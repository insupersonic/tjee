==> flow/design.v <==
module ram #(parameter N = 6, M = 32)
                (input          clk,
                 input          we,
                 input  [N-1:0] adr,
                 input  [M-1:0] din,
                 output [M-1:0] dout);
  reg [M-1:0] mem[2**N-1:0];
  always @(posedge clk)
    if (we) mem[adr] <= din;
  assign dout = mem[adr];
endmodule
Step by step through the tools: ram --
The steps from the RTL of ram to its reports follow in flow order. Lines are those of the file above, counted from 1. Operators: Yosys type, input widths -> output width; for muxes data width and select width s. The mark n/a stands for no value.
Design: top module ram, clock clk, library sky130hd, corner tt_025C_1v80

Elaborated design --
Counts by Yosys on the flattened word-level netlist (proc, flatten, opt, wreduce; memories kept). Register bits leave out memories and registers merged into their read ports (data or address); mux counts leave out enables and synchronous resets folded into registers. Print and check cells are left out. Cells with the same type and inputs are merged into one. Memory sizes are those after Yosys's memory passes, which may raise the word count (mostly to a power of two), join words into wider ones and drop unused or constant bits.
Cells by class: add/subtract/negate cells 0, $mul 0, divide/modulo/power cells 0, order comparisons 0, equality and inequality tests 0, shift-type cells 0, muxes and demuxes 3, bitwise operators 0, reduce/logical cells 0
Operators with widths (number):
- $mux 32 | 1
- $mux 6 | 1
- $mux 1 | 1
Word-level totals: register bits 0, bits in latches 0, memory bits (writable) 2048, memory bits (read-only) 0, clocked read ports x word width 0, memory cells 1, output and inout bits 32
Memories:
- mem | depth 64, width 32, read ports 1, wr ports 1, RTL line 7 | reg [M-1:0] mem[2**N-1:0];

Depth --
Yosys ltp: most cells in a row. Word level: on the elaborated netlist, between registers, memories and ports. Mapped: between sequential cells and ports; inverters and the memories' decode and read muxes count.
Logic depth: depth after elaboration 1, ABC_AREA 0, depth in mapped cells 13, mapped depth without buffers 6

Synthesis result --
Source: synth_stat.txt of the flow (Yosys; design flattened, memories mapped). It holds for the ABC_AREA given above (unset counts as 0); a run with the other value may have another netlist.
Cell types:
- sky130_fd_sc_hd__edfxtp_1 | number 2048, area in all 6.15E+04 µm²
- sky130_fd_sc_hd__mux2i_1 | number 259, area in all 2.59E+03 µm²
- sky130_fd_sc_hd__mux4_2 | number 96, area in all 2.16E+03 µm²
- sky130_fd_sc_hd__mux2_2 | number 147, area in all 1.66E+03 µm²
- sky130_fd_sc_hd__a221oi_1 | number 175, area in all 1532.72 µm²
- sky130_fd_sc_hd__a22oi_1 | number 188, area in all 1.41E+03 µm²
- sky130_fd_sc_hd__clkbuf_1 | number 168, area in all 630.605 µm²
- sky130_fd_sc_hd__o22a_1 | number 70, area in all 613.088 µm²
- sky130_fd_sc_hd__a21oi_1 | number 121, area in all 605.581 µm²
- sky130_fd_sc_hd__o22ai_1 | number 93, area in all 581.808 µm²
- sky130_fd_sc_hd__a22o_1 | number 66, area in all 578.054 µm²
- sky130_fd_sc_hd__nor2_1 | number 145, area in all 544.272 µm²
- sky130_fd_sc_hd__and3_1 | number 85, area in all 531.76 µm²
- sky130_fd_sc_hd__o21ai_0 | number 84, area in all 420.403 µm²
- sky130_fd_sc_hd__buf_2 | number 83, area in all 415.398 µm²
- sky130_fd_sc_hd__nand3_1 | number 54, area in all 270.259 µm²
- sky130_fd_sc_hd__a31oi_1 | number 43, area in all 269.008 µm²
- sky130_fd_sc_hd__a222oi_1 | number 16, area in all 160.154 µm²
Not listed: further types 37, cells in them 266.
Synthesis totals: mapped cells 4207, chip area (Yosys) 0.0782876 mm², area of sequential cells 0.061499 mm², flip-flops 2048, buffer cells 298

Path before layout --
Path of least setup slack by OpenSTA after synthesis, without wires, with an ideal clock, recovery checks aside; 20% of the period is set as input and as output delay. Where synthesis merged equal registers, the netlist keeps one of their names.
Path after synthesis: path type in2out, start input port adr[2], end output port dout[29], period 5920 ps, input delay 1184 ps, external output delay 1184 ps, data arrival time 3399 ps, slack 1337 ps, path delay 2215 ps, driving pins on the path 7, period reached after synthesis 4583 ps
"path delay" = arrival - input delay + setup time. At an output port there is no setup time. "driving pins on the path": output pins that drive a net of the path, with the launching flip-flop's if there is one; two outputs of one cell count as two. "period reached after synthesis" = period - worst setup slack (recovery checks aside). The figure is calculated, with input and output delays left at 20% of the set period. The rows between start and end are the longest chain of elaborated cells between them; the timing report does not say that the signal goes this way. Where chains are equally long, one stands for them. A line is the first line of the expression or statement that the cell stems from. Yosys adds cells for indexed reads and writes and turns some case tables into memories. The chain passes a memory read, where the word-level depth is cut; so it can be longer than that depth.
Between the ends, after synthesis: path through sky130_fd_sc_hd__buf_2 > sky130_fd_sc_hd__buf_1 > sky130_fd_sc_hd__mux4_2 > sky130_fd_sc_hd__mux2i_1 > sky130_fd_sc_hd__nor2_1 > sky130_fd_sc_hd__or4b_1 > sky130_fd_sc_hd__or4_1, length of the longest elaborated chain 1
RTL lines, path after synthesis:
- from (decl) | RTL line 4 | input  [N-1:0] adr,
- $mem_v2 64x32 | RTL line 7 | reg [M-1:0] mem[2**N-1:0];
- to (decl) | RTL line 6 | output [M-1:0] dout);

Timing after layout --
Path of least setup slack in the final report of run A (OpenROAD, finished layout, wires in). Where an end is a register, its clock arrival counts in the times. The report prints the path's times to 10 ps; the period is as set.
Path after layout: path type in2out, start input port adr[0], end output port dout[27], period 4420 ps, input delay 880 ps, external output delay 880 ps, data arrival time 3520 ps, slack 10 ps, driving pins on the path 12
The rows between start and end are the longest chain of elaborated cells between them; the timing report does not say that the signal goes this way. Where chains are equally long, one stands for them. The chain passes a memory read, where the word-level depth is cut; so it can be longer than that depth.
Between the ends, after layout: path through sky130_fd_sc_hd__buf_16 > sky130_fd_sc_hd__buf_12 > sky130_fd_sc_hd__buf_4 > sky130_fd_sc_hd__nor2_4 > sky130_fd_sc_hd__buf_4 > sky130_fd_sc_hd__buf_12 > sky130_fd_sc_hd__a22oi_1 > sky130_fd_sc_hd__o22a_1 > sky130_fd_sc_hd__a21oi_1 > sky130_fd_sc_hd__or4b_4 > sky130_fd_sc_hd__or4_4 > sky130_fd_sc_hd__dlygate4sd2_1, length of the longest elaborated chain 1
RTL lines, path after layout:
- from (decl) | RTL line 4 | input  [N-1:0] adr,
- $mem_v2 64x32 | RTL line 7 | reg [M-1:0] mem[2**N-1:0];
- to (decl) | RTL line 6 | output [M-1:0] dout);

Add stored flow runs of ram

Below are 2 stored runs of the flow (Yosys, OpenROAD; platform sky130hd) on ram, each with its settings and what was measured, unordered. Constraints: input delay and output delay 20% of the set period each, output load 0.01 pF.
"achieved clock period" is the run's clock period less its worst setup slack. It is reckoned from that one timing run; input and output delays stay at 20% of the period that was set.
"worst setup path time" = time allowed to the worst setup path (clock period - input delay - output delay, where it has them) - its slack; a late launch clock adds to it, a late capture clock takes from it.
"worst setup path time" is known to 10 ps.
[run A] settings: period_ns=4.42, CAP_MARGIN=20, CORE_MARGIN=2, CORE_UTILIZATION=40, SLEW_MARGIN=20
[run A] result: chip area after synthesis (Yosys) 0.0782876 mm², die area 0.199273 mm², standard-cell area of the final layout 0.0948385 mm², worst setup slack after layout 13 ps, total negative slack 0 ps, achieved clock period 4407 ps, worst setup path time 2640 ps, worst setup path kind in2out
[run B] settings: period_ns=2.96, CORE_UTILIZATION=66, CORE_ASPECT_RATIO=1.35, CORE_MARGIN=2, ABC_AREA=1, CAP_MARGIN=20, SLEW_MARGIN=20
[run B] result: chip area after synthesis (Yosys) 0.0858623 mm², die area 0.133029 mm², standard-cell area of the final layout 0.104304 mm², worst setup slack after layout -110 ps, total negative slack -986 ps, achieved clock period 3070 ps, worst setup path time 1890 ps, worst setup path kind in2out
